==> flow/design.v <==
module uart_rx(
input  wire       clk          ,  
input  wire       resetn       ,  
input  wire       uart_rxd     ,  
input  wire       uart_rx_en   ,  
output wire       uart_rx_break,  
output wire       uart_rx_valid,  
output reg  [PAYLOAD_BITS-1:0] uart_rx_data    
);
parameter   BIT_RATE        = 115200;  
localparam  BIT_P           = 1_000_000_000 * 1/BIT_RATE;  
parameter   CLK_HZ          =    100_000_000;
localparam  CLK_P           = 1_000_000_000 * 1/CLK_HZ;  
parameter   PAYLOAD_BITS    = 8;
parameter   STOP_BITS       = 1;
localparam       CYCLES_PER_BIT     = BIT_P / CLK_P;
localparam       COUNT_REG_LEN      = 1+$clog2(CYCLES_PER_BIT);
reg rxd_reg;
reg rxd_reg_0;
reg [PAYLOAD_BITS-1:0] recieved_data;
reg [COUNT_REG_LEN-1:0] cycle_counter;
reg [3:0] bit_counter;
reg bit_sample;
reg [2:0] fsm_state;
reg [2:0] n_fsm_state;
localparam FSM_IDLE = 0;
localparam FSM_START= 1;
localparam FSM_RECV = 2;
localparam FSM_STOP = 3;
assign uart_rx_break = uart_rx_valid && ~|recieved_data;
assign uart_rx_valid = fsm_state == FSM_STOP && n_fsm_state == FSM_IDLE;
always @(posedge clk) begin
    if(!resetn) begin
        uart_rx_data  <= {PAYLOAD_BITS{1'b0}};
    end else if (fsm_state == FSM_STOP) begin
        uart_rx_data  <= recieved_data;
    end
end
wire next_bit     = cycle_counter == CYCLES_PER_BIT ||
                        fsm_state       == FSM_STOP && 
                        cycle_counter   == CYCLES_PER_BIT/2;
wire payload_done = bit_counter   == PAYLOAD_BITS  ;
always @(*) begin : p_n_fsm_state
    case(fsm_state)
        FSM_IDLE : n_fsm_state = rxd_reg      ? FSM_IDLE : FSM_START;
        FSM_START: n_fsm_state = next_bit     ? FSM_RECV : FSM_START;
        FSM_RECV : n_fsm_state = payload_done ? FSM_STOP : FSM_RECV ;
        FSM_STOP : n_fsm_state = next_bit     ? FSM_IDLE : FSM_STOP ;
        default  : n_fsm_state = FSM_IDLE;
    endcase
end
integer i = 0;
always @(posedge clk) begin : p_recieved_data
    if(!resetn) begin
        recieved_data <= {PAYLOAD_BITS{1'b0}};
    end else if(fsm_state == FSM_IDLE             ) begin
        recieved_data <= {PAYLOAD_BITS{1'b0}};
    end else if(fsm_state == FSM_RECV && next_bit ) begin
        recieved_data[PAYLOAD_BITS-1] <= bit_sample;
        for ( i = PAYLOAD_BITS-2; i >= 0; i = i - 1) begin
            recieved_data[i] <= recieved_data[i+1];
        end
    end
end
always @(posedge clk) begin : p_bit_counter
    if(!resetn) begin
        bit_counter <= 4'b0;
    end else if(fsm_state != FSM_RECV) begin
        bit_counter <= {COUNT_REG_LEN{1'b0}};
    end else if(fsm_state == FSM_RECV && next_bit) begin
        bit_counter <= bit_counter + 1'b1;
    end
end
always @(posedge clk) begin : p_bit_sample
    if(!resetn) begin
        bit_sample <= 1'b0;
    end else if (cycle_counter == CYCLES_PER_BIT/2) begin
        bit_sample <= rxd_reg;
    end
end
always @(posedge clk) begin : p_cycle_counter
    if(!resetn) begin
        cycle_counter <= {COUNT_REG_LEN{1'b0}};
    end else if(next_bit) begin
        cycle_counter <= {COUNT_REG_LEN{1'b0}};
    end else if(fsm_state == FSM_START || 
                fsm_state == FSM_RECV  || 
                fsm_state == FSM_STOP   ) begin
        cycle_counter <= cycle_counter + 1'b1;
    end
end
always @(posedge clk) begin : p_fsm_state
    if(!resetn) begin
        fsm_state <= FSM_IDLE;
    end else begin
        fsm_state <= n_fsm_state;
    end
end
always @(posedge clk) begin : p_rxd_reg
    if(!resetn) begin
        rxd_reg     <= 1'b1;
        rxd_reg_0   <= 1'b1;
    end else if(uart_rx_en) begin
        rxd_reg     <= rxd_reg_0;
        rxd_reg_0   <= uart_rxd;
    end
end
endmodule
---- Step by step through the tools: uart_rx ----
What the tools print for uart_rx, step after step.
Lines are those of the file above, counted from 1.
Library cell names are shortened.
Not given: -
inputs
  top module .............................. uart_rx
  clock input ............................. clk
  standard-cell library ................... sky130hd
  corner .................................. tt_025C_1v80

---- After elaboration ----
Counts by Yosys on the flattened word-level netlist (proc, flatten, opt, wreduce; memories kept). Register bits leave out memories and registers merged into their read ports (data or address); mux counts leave out enables and synchronous resets folded into registers. Print and check cells are left out. Cells with the same type and inputs are merged into one.
bit counts
  flip-flop bits (word level) ............. 37
  latch bits .............................. 0
  bits in writable memories ............... 0
  memory bits (read-only) ................. 0
  word width x clocked read ports ......... 0
  memory cells ............................ 0
  input bits .............................. 4
  output and inout bits ................... 10
  elaborated cells ........................ 44
cells by class
  $add $sub $neg .......................... 2
  multiply operators ...................... 0
  div/mod/pow operators ................... 0
  order comparisons ....................... 0
  equal/unequal tests ..................... 7
  shift-type cells ........................ 0
  muxes and demuxes ....................... 5
  bitwise operators ....................... 1
  reductions and logical operators ........ 14
operators by type and width
  cell                                                              number
  11-bit by 1-bit adder with 11-bit output with constant B          1
  11-bit by 10-bit == test with 1-bit output with constant B        1
  11-bit by 9-bit == test with 1-bit output with constant B         1
  8-bit OR reduction                                                1
  2-bit case mux with 4-bit select                                  1
  2-bit OR reduction                                                3
  3-bit by 2-bit == test with 1-bit output with constant B          2
  3-bit zero test                                                   2
  1-bit logical AND                                                 4
  4-bit by 1-bit adder with 4-bit output with constant B            1
  4-bit == test with constant B                                     1
  2-bit two-way mux                                                 2
  1-bit logical OR                                                  3
  3-bit by 1-bit == test with 1-bit output with constant B          1
  3-bit by 2-bit inequality test with 1-bit output with constant B  1
  1-bit two-way mux                                                 2
  1-bit NOT                                                         1
  1-bit zero test                                                   1

---- Depth ----
Longest topological path by Yosys (ltp), each cell counted once; first at word level (registers and memories cut), then after technology mapping (sequential cells cut; the memories' decode and read muxes count).
depth
  word-level depth ........................ 8
  ABC_AREA ................................ 0
  gate-level depth with buffers ........... 8

---- Synthesis result ----
Source: synth_stat.txt of the flow (Yosys; design flattened, memories mapped). It holds for the ABC_AREA given above (unset counts as 0); a run with the other value may have another netlist.
synthesis totals
  standard cells after synthesis .......... 184
  synthesis area .......................... 1716.6 um^2
  area of sequential cells ................ 760.7 um^2
  flip-flop cells ......................... 38
  buffer cells ............................ 8
cell types
  cell type  number
  dfxtp_1    38
  mux2i_1    24
  nand2_1    23
  nor2_1     22
  xor2_1     8
  ha_1       5
  nand4_1    8
  nand3_1    6
  inv_1      7
  a21oi_1    5
  or3_1      3
  a21oi_2    2
  nand4b_1   2
  or4b_4     1
  and2_1     2
  and3_1     2
  nand2b_1   2
  nor4_1     2
Other cell types: 19; their cells: 22.

---- Timing after synthesis ----
Source: OpenSTA report_checks on the synthesized netlist (no wires, ideal clock, input and output delay 20% of the period each), path of least setup slack; recovery checks are left aside. Register names are those of the netlist, which keeps one name where synthesis merged equal registers.
timing path after synthesis
  path type ............................... reg-to-output
  from .................................... register cycle_counter[0]
  to ...................................... output uart_rx_break
  period .................................. 4.11 ns
  output delay ............................ 0.822 ns
  time at the first pin ................... 0.000 ns
  data arrival time ....................... 1.887 ns
  data required time ...................... 3.288 ns
  path slack .............................. 1.401 ns
  delay of the path ....................... 1.887 ns
  stages .................................. 7
  synthesis period reached ................ 2.709 ns
"delay of the path" = arrival - input delay + setup time.
A path that ends at an output port has no setup time.
"stages": output pins that drive a net of the path, with the launching flip-flop's if there is one; two outputs of one cell count as two.
"synthesis period reached" is the clock period less the worst setup slack; recovery checks do not enter. This is arithmetic on one report: input and output delays are still those of the set period (20% each).
Between the ends stands the longest chain of elaborated cells between them, by number of cells; it is not shown to be the way that was timed. Of several equally long chains one is given.
Each line given opens the expression or statement behind the cell; cells for indexed reads and writes are added by Yosys, which also makes memories of some case tables.
At most two assigning lines are given for a register; there are more.
on the way, after synthesis
  path through ............................ dfxtp_1 -> inv_1 -> ha_1 -> or4b_1 -> or4b_4 -> a21oi_2 -> and3_1
  length of the longest elaborated chain .. 8
  elaborated cells between the ends (all ways) .. 10
  those cells by class .................... eq/ne: 2; mux: 3; reduce/logical: 5
ends and longest elaborated chain, after synthesis
  what                                       line  RTL
  start, declared                            21    reg [COUNT_REG_LEN-1:0] cycle_counter;
  start, assigned                            83    cycle_counter <= {COUNT_REG_LEN{1'b0}};
  start, assigned                            89    cycle_counter <= cycle_counter + 1'b1;
  11-bit by 9-bit == test with 1-bit output  41    cycle_counter   == CYCLES_PER_BIT/2;
  1-bit logical AND                          40    fsm_state       == FSM_STOP &&
  1-bit logical OR                           39    wire next_bit     = cycle_counter == CYCLES_PER_BIT ||
  2-bit two-way mux                          48    FSM_STOP : n_fsm_state = next_bit     ? FSM_IDLE : FSM_STOP ;
  2-bit case mux with 4-bit select           44    case(fsm_state)
  3-bit zero test                            31    assign uart_rx_valid = fsm_state == FSM_STOP && n_fsm_state == FSM_IDLE;
  1-bit logical AND                          31
  1-bit logical AND                          30    assign uart_rx_break = uart_rx_valid && ~|recieved_data;
  end, declared                              6     output wire       uart_rx_break,
Nets of the timed path that keep an RTL name, with a line that drives or declares them; the list need not be complete.
named nets, after synthesis
  net            line
  uart_rx_valid  31

---- Timing after layout ----
Path of least setup slack in the final report of run 1 (OpenROAD, finished layout, wires in). Where an end is a register, its clock arrival counts in the times.
timing path post-layout
  path type ............................... reg-to-output
  from .................................... register cycle_counter[0]
  to ...................................... output uart_rx_break
  period .................................. 1.56 ns
  output delay ............................ 0.31 ns
  time at the first pin ................... 0.35 ns
  data arrival time ....................... 2.37 ns
  data required time ...................... 1.25 ns
  path slack .............................. -1.12 ns
  stages .................................. 8
Between the ends stands the longest chain of elaborated cells between them, by number of cells; it is not shown to be the way that was timed. Of several equally long chains one is given.
At most two assigning lines are given for a register; there are more.
on the way, post-layout
  path through ............................ dfxtp_4 -> inv_4 -> ha_4 -> or4b_1 -> or4b_4 -> a21oi_4 -> and3_4 -> buf_6
  length of the longest elaborated chain .. 8
  elaborated cells between the ends (all ways) .. 10
  those cells by class .................... eq/ne: 2; mux: 3; reduce/logical: 5
ends and longest elaborated chain, post-layout
  what                                       line  RTL
  start, declared                            21    reg [COUNT_REG_LEN-1:0] cycle_counter;
  start, assigned                            83    cycle_counter <= {COUNT_REG_LEN{1'b0}};
  start, assigned                            89    cycle_counter <= cycle_counter + 1'b1;
  11-bit by 9-bit == test with 1-bit output  41    cycle_counter   == CYCLES_PER_BIT/2;
  1-bit logical AND                          40    fsm_state       == FSM_STOP &&
  1-bit logical OR                           39    wire next_bit     = cycle_counter == CYCLES_PER_BIT ||
  2-bit two-way mux                          48    FSM_STOP : n_fsm_state = next_bit     ? FSM_IDLE : FSM_STOP ;
  2-bit case mux with 4-bit select           44    case(fsm_state)
  3-bit zero test                            31    assign uart_rx_valid = fsm_state == FSM_STOP && n_fsm_state == FSM_IDLE;
  1-bit logical AND                          31
  1-bit logical AND                          30    assign uart_rx_break = uart_rx_valid && ~|recieved_data;
  end, declared                              6     output wire       uart_rx_break,

Memo
Re: implementation data of uart_rx

Measured data: module uart_rx, platform sky130hd, 2 stored runs of the flow under differing settings, order arbitrary. Input and output delays are each 20% of the period that was set; the output load is 0.01 pF.
"achieved clock period (ns)" = clock period - worst setup slack. The figure is calculated, with input and output delays left at 20% of the set period.
"worst setup path time (ns)" means the part of the period allowed to the worst setup path (the constraints hold back 20% at inputs and 20% at outputs) less its slack; where the path has registers, the arrival times of their clocks count too.
"finish__power__total" rests on the timing tool's default activity at the inputs, not on a simulated workload.

Flow files of run 1
==> flow/run.sh <==
#!/bin/bash
# the make line also repeats the synthesis and layout settings of config.mk as NAME=value (left out here)
make -C /OpenROAD-flow-scripts/flow DESIGN_CONFIG=/design/flow/config.mk WORK_HOME=/design/flow/orfs CLKGATE_MAP_FILE= finish
==> flow/config.mk <==
export PLATFORM = sky130hd
export DESIGN_NAME = uart_rx
export DESIGN_NICKNAME = uart_rx
export VERILOG_FILES = /design/flow/design.v
export SDC_FILE = /design/flow/constraint.sdc
export NUM_CORES = 4
export LEC_CHECK = 0
export ABC_AREA = 0
export CAP_MARGIN = 0
export CORE_MARGIN = 2
export CORE_UTILIZATION = 65
export CTS_CLUSTER_DIAMETER = 61
export GPL_ROUTABILITY_DRIVEN = 1
export PLACE_DENSITY_LB_ADDON = 0.26
export SETUP_SLACK_MARGIN = -0.06
export SLEW_MARGIN = 20
==> flow/constraint.sdc <==
create_clock -name core_clock -period 1.56 [get_ports {clk}]
set_input_delay 0.3120 -clock core_clock [delete_from_list [all_inputs] [get_ports {clk}]]
set_output_delay 0.3120 -clock core_clock [all_outputs]
set_load 0.01 [all_outputs]

report of run 1
yosys chip area after synthesis (um^2): 1716.6
finish__design__die__area: 3068.1
finish__design__instance__area__stdcell: 2443.6
finish__design__instance__utilization: 0.9775
finish__timing__setup__ws: -1.118
finish__timing__setup__tns: -20.515
finish__timing__hold__ws: 0.522
finish__power__total: 1.664e-03
achieved clock period (ns): 2.678
worst setup path time (ns): 2.37
worst setup path kind: reg-to-output

Flow files of run 2
==> flow/run.sh <==
#!/bin/bash
# the make line also repeats the synthesis and layout settings of config.mk as NAME=value (left out here)
make -C /OpenROAD-flow-scripts/flow DESIGN_CONFIG=/design/flow/config.mk WORK_HOME=/design/flow/orfs CLKGATE_MAP_FILE= finish
==> flow/config.mk <==
export PLATFORM = sky130hd
export DESIGN_NAME = uart_rx
export DESIGN_NICKNAME = uart_rx
export VERILOG_FILES = /design/flow/design.v
export SDC_FILE = /design/flow/constraint.sdc
export NUM_CORES = 4
export LEC_CHECK = 0
export CAP_MARGIN = 20
export CELL_PAD_IN_SITES_GLOBAL_PLACEMENT = 2
export CORE_MARGIN = 2
export CORE_UTILIZATION = 29
export CTS_CLUSTER_SIZE = 23
export GPL_ROUTABILITY_DRIVEN = 0
export MAX_ROUTING_LAYER = met5
export SETUP_SLACK_MARGIN = 0.61
export SLEW_MARGIN = 10
export TNS_END_PERCENT = 70
==> flow/constraint.sdc <==
create_clock -name core_clock -period 3.19 [get_ports {clk}]
set_input_delay 0.6380 -clock core_clock [delete_from_list [all_inputs] [get_ports {clk}]]
set_output_delay 0.6380 -clock core_clock [all_outputs]
set_load 0.01 [all_outputs]

report of run 2
yosys chip area after synthesis (um^2): 1716.6
finish__design__die__area: 6551.3
finish__design__instance__area__stdcell: 2064.5
finish__design__instance__utilization: 0.3550
finish__timing__setup__ws: 0.359
finish__timing__setup__tns: 0.000
finish__timing__hold__ws: 0.472
finish__power__total: 8.465e-04
achieved clock period (ns): 2.831
worst setup path time (ns): 2.19
worst setup path kind: reg-to-output

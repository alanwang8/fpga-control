==> flow/design.v <==
module uart_tx(
input  wire         clk         ,  
input  wire         resetn      ,  
output wire         uart_txd    ,  
output wire         uart_tx_busy,  
input  wire         uart_tx_en  ,  
input  wire [PAYLOAD_BITS-1:0]   uart_tx_data   
);
parameter   BIT_RATE        = 115200;  
localparam  BIT_P           = 1_000_000_000 * 1/BIT_RATE;  
parameter   CLK_HZ          =    100_000_000;
localparam  CLK_P           = 1_000_000_000 * 1/CLK_HZ;  
parameter   PAYLOAD_BITS    = 8;
parameter   STOP_BITS       = 1;
localparam       CYCLES_PER_BIT     = BIT_P / CLK_P;
localparam       COUNT_REG_LEN      = 1+$clog2(CYCLES_PER_BIT);
reg txd_reg;
reg [PAYLOAD_BITS-1:0] data_to_send;
reg [COUNT_REG_LEN-1:0] cycle_counter;
reg [3:0] bit_counter;
reg [2:0] fsm_state;
reg [2:0] n_fsm_state;
localparam FSM_IDLE = 0;
localparam FSM_START= 1;
localparam FSM_SEND = 2;
localparam FSM_STOP = 3;
assign uart_tx_busy = fsm_state != FSM_IDLE;
assign uart_txd     = txd_reg;
wire next_bit     = cycle_counter == CYCLES_PER_BIT;
wire payload_done = bit_counter   == PAYLOAD_BITS  ;
wire stop_done    = bit_counter   == STOP_BITS && fsm_state == FSM_STOP;
always @(*) begin : p_n_fsm_state
    case(fsm_state)
        FSM_IDLE : n_fsm_state = uart_tx_en   ? FSM_START: FSM_IDLE ;
        FSM_START: n_fsm_state = next_bit     ? FSM_SEND : FSM_START;
        FSM_SEND : n_fsm_state = payload_done ? FSM_STOP : FSM_SEND ;
        FSM_STOP : n_fsm_state = stop_done    ? FSM_IDLE : FSM_STOP ;
        default  : n_fsm_state = FSM_IDLE;
    endcase
end
integer i = 0;
always @(posedge clk) begin : p_data_to_send
    if(!resetn) begin
        data_to_send <= {PAYLOAD_BITS{1'b0}};
    end else if(fsm_state == FSM_IDLE && uart_tx_en) begin
        data_to_send <= uart_tx_data;
    end else if(fsm_state       == FSM_SEND       && next_bit ) begin
        for ( i = PAYLOAD_BITS-2; i >= 0; i = i - 1) begin
            data_to_send[i] <= data_to_send[i+1];
        end
    end
end
always @(posedge clk) begin : p_bit_counter
    if(!resetn) begin
        bit_counter <= 4'b0;
    end else if(fsm_state != FSM_SEND && fsm_state != FSM_STOP) begin
        bit_counter <= {COUNT_REG_LEN{1'b0}};
    end else if(fsm_state == FSM_SEND && n_fsm_state == FSM_STOP) begin
        bit_counter <= {COUNT_REG_LEN{1'b0}};
    end else if(fsm_state == FSM_STOP&& next_bit) begin
        bit_counter <= bit_counter + 1'b1;
    end else if(fsm_state == FSM_SEND && next_bit) begin
        bit_counter <= bit_counter + 1'b1;
    end
end
always @(posedge clk) begin : p_cycle_counter
    if(!resetn) begin
        cycle_counter <= {COUNT_REG_LEN{1'b0}};
    end else if(next_bit) begin
        cycle_counter <= {COUNT_REG_LEN{1'b0}};
    end else if(fsm_state == FSM_START || 
                fsm_state == FSM_SEND  || 
                fsm_state == FSM_STOP   ) begin
        cycle_counter <= cycle_counter + 1'b1;
    end
end
always @(posedge clk) begin : p_fsm_state
    if(!resetn) begin
        fsm_state <= FSM_IDLE;
    end else begin
        fsm_state <= n_fsm_state;
    end
end
always @(posedge clk) begin : p_txd_reg
    if(!resetn) begin
        txd_reg <= 1'b1;
    end else if(fsm_state == FSM_IDLE) begin
        txd_reg <= 1'b1;
    end else if(fsm_state == FSM_START) begin
        txd_reg <= 1'b0;
    end else if(fsm_state == FSM_SEND) begin
        txd_reg <= data_to_send[0];
    end else if(fsm_state == FSM_STOP) begin
        txd_reg <= 1'b1;
    end
end
endmodule
# Reports on uart_tx
# Tool output for the design above, in the order of the flow.
# Line numbers count from 1 in the design file above.
# Operators: Yosys type, input widths -> output width; for muxes data width and select width s.
# Library cell names are shortened.
# The mark - stands for no value.
# inputs
top_module	uart_tx
clk_port	clk
lib	sky130hd
corner	tt_025C_1v80

# Word-level counts
# Yosys after proc, flatten, opt, wreduce and memory -nomap, before mapping. Memory bits, and registers merged into a memory's read port (data or address), are not among the register bits. Print and check cells are not counted. Equal cells are merged and count once.
# bits
ff_bits	27
in_bits	11
# classes
add_sub_neg	2
muxes	24
eq_ne	9
reduce_logical	16
n_logic	1
# ops
cell	count
$mux 1	19
$add 11x1->11 const B	1
$eq 11x10->1 const B	1
$eq 3x2->1 const B	3
$pmux 2 s4	1
$mux 4	2
$logic_and 1x1->1	6
$ne 3x2->1 const B	2
$reduce_bool 3->1	2
$reduce_bool 2->1	2
$reduce_or 2->1	2
$add 4x1->4 const B	1
$eq 4x1->1 const B	1
$eq 4x4->1 const B	1
$mux 2	2
$eq 3x1->1 const B	1
$logic_not 3->1	1
$reduce_or 3->1	1
$logic_or 1x1->1	2
$not 1->1	1

# Depth
# Yosys ltp: most cells in a row. Word level: on the elaborated netlist, between registers, memories and ports. Mapped: between sequential cells and ports; inverters and the memories' decode and read muxes count.
# depth
word_depth	7
ABC_AREA	0
mapped_depth	7
mapped_depth_nobuf	6

# Synthesis result
# Source: synth_stat.txt of the flow (Yosys; design flattened, memories mapped). It holds for the ABC_AREA given above (unset counts as 0); a run with the other value may have another netlist.
# mapped
ffs	26
cells	145
seqArea_mm2	0.0005205
synth_area_mm2	0.0012975
# types
cell	count
dfxtp_1	26
nand2_1	20
xnor2_1	8
nor2_1	18
ha_1	5
xor2_1	5
mux2i_1	4
o221a_2	3
o211ai_1	4
nand4_1	4
or2_2	4
inv_1	6
o21a_1	3
a21oi_1	4
nand3_1	4
o31a_1	2
a21oi_4	1
nand4bb_2	1
# Other cell types: 16; their cells: 23.

# Worst setup path after synthesis
# Path of least setup slack by OpenSTA after synthesis, without wires, with an ideal clock, recovery checks aside; 20% of the period is set as input and as output delay. Where synthesis merged equal registers, the netlist keeps one of their names.
# synth_path
path_type	register to register
startpoint	register cycle_counter[0]
endpoint	register data_to_send[0]
delay_ns	1.742
setup_slack_ns	2.327
arrival_time_ns	1.684
path_buffers	0
driving_pins	7
launch_ns	0.000
clock_period_ns	4.07
period_less_setup_slack_ns	1.743
# "delay_ns" is the arrival time less input delay plus setup time.
# "driving_pins": output pins that drive a net of the path, with the launching flip-flop's if there is one; two outputs of one cell count as two.
# "period_less_setup_slack_ns" is the clock period less the worst setup slack; recovery checks do not enter. This is arithmetic on one report: input and output delays are still those of the set period (20% each).
# The rows between start and end are the longest chain of elaborated cells between them; the timing report does not say that the signal goes this way. Where chains are equally long, one stands for them.
# A line is the first line of the expression or statement that the cell stems from. Yosys adds cells for indexed reads and writes and turns some case tables into memories.
# A register here has more assigning lines than the two given.
# synth_via
path_cell_list	dfxtp_1 -> inv_1 -> ha_1 -> nand4_1 -> or4_4 -> a21oi_4 -> o221a_2
elab_chain_cells	4
# synth_rtl
item	line	text
from (decl)	19	reg [COUNT_REG_LEN-1:0] cycle_counter;
from (assign)	68	cycle_counter <= {COUNT_REG_LEN{1'b0}};
from (assign)	74	cycle_counter <= cycle_counter + 1'b1;
$eq 11x10->1	29	wire next_bit     = cycle_counter == CYCLES_PER_BIT;
$logic_and 1x1->1	47	end else if(fsm_state       == FSM_SEND       && next_bit ) begin
$mux 1	47
$mux 1	45	end else if(fsm_state == FSM_IDLE && uart_tx_en) begin
to (assign)	46	data_to_send <= uart_tx_data;
to (assign)	49	data_to_send[i] <= data_to_send[i+1];
to (decl)	18	reg [PAYLOAD_BITS-1:0] data_to_send;

# Timing after layout
# From the final timing report of run B: the path of least setup slack in the routed layout; clock arrival at registers is part of the times.
# layout_path
path_type	register to register
startpoint	register cycle_counter[10]
endpoint	register data_to_send[4]
path_buffers	0
driving_pins	5
arrival_time_ns	1.86
launch_ns	0.27
clock_period_ns	1.56
setup_slack_ns	-0.09
# The rows between start and end are the longest chain of elaborated cells between them; the timing report does not say that the signal goes this way. Where chains are equally long, one stands for them.
# A register here has more assigning lines than the two given.
# layout_via
path_cell_list	dfxtp_1 -> nand4bb_4 -> or4_4 -> a21oi_4 -> mux2i_1
elab_chain_cells	4
# layout_rtl
item	line	text
from (decl)	19	reg [COUNT_REG_LEN-1:0] cycle_counter;
from (assign)	68	cycle_counter <= {COUNT_REG_LEN{1'b0}};
from (assign)	74	cycle_counter <= cycle_counter + 1'b1;
$eq 11x10->1	29	wire next_bit     = cycle_counter == CYCLES_PER_BIT;
$logic_and 1x1->1	47	end else if(fsm_state       == FSM_SEND       && next_bit ) begin
$mux 1	47
$mux 1	45	end else if(fsm_state == FSM_IDLE && uart_tx_en) begin
to (assign)	46	data_to_send <= uart_tx_data;
to (assign)	49	data_to_send[i] <= data_to_send[i+1];
to (decl)	18	reg [PAYLOAD_BITS-1:0] data_to_send;

# Below are 2 stored runs of the flow (Yosys, OpenROAD; platform sky130hd) on uart_tx, each with its settings and what was measured, unordered. Constraints: input delay and output delay 20% of the set period each, output load 0.01 pF.
# "achieved_clock_period_ns" is the run's clock period less its worst setup slack. It is reckoned from that one timing run; input and output delays stay at 20% of the period that was set.
# "worst_setup_path_time_ns" = time allowed to the worst setup path (clock period - input delay - output delay, where it has them) - its slack; a late launch clock adds to it, a late capture clock takes from it.
# "power_uw": no workload was simulated; the value follows from the tool's default switching activity.
# Settings: - = not set for that run.
# Results: - = not shown.
run	period_ns	CORE_UTILIZATION	SETUP_SLACK_MARGIN	CORE_ASPECT_RATIO	CELL_PAD_IN_SITES_DETAIL_PLACEMENT	ABC_AREA	GPL_TIMING_DRIVEN	CTS_CLUSTER_SIZE	CAP_MARGIN	CORE_MARGIN	SLEW_MARGIN	HOLD_SLACK_MARGIN	CELL_PAD_IN_SITES_GLOBAL_PLACEMENT	GPL_ROUTABILITY_DRIVEN	MIN_ROUTING_LAYER	cell_area_final_mm2	power_uw	worst_hold_slack_ns	achieved_clock_period_ns	setup_ws_ns	die_area_mm2	final_util_pct	synth_area_mm2	fin_tns_ns	worst_setup_path_time_ns	path_kind
run A	3.28	44	0.58	1.28	2	1	1	65	20	2	20	-	-	-	-	-	-	-	-	-	-	-	-	-	-	-
run B	1.56	28	0.34	-	-	-	-	-	30	2	20	-0.07	0	1	met1	0.0019982	1359	0.463	1.653	-0.093	0.0051941	45.3	0.0012975	-1.000	1.65	register to register
# Run A: no results, clock tree synthesis failed with DPL-0033
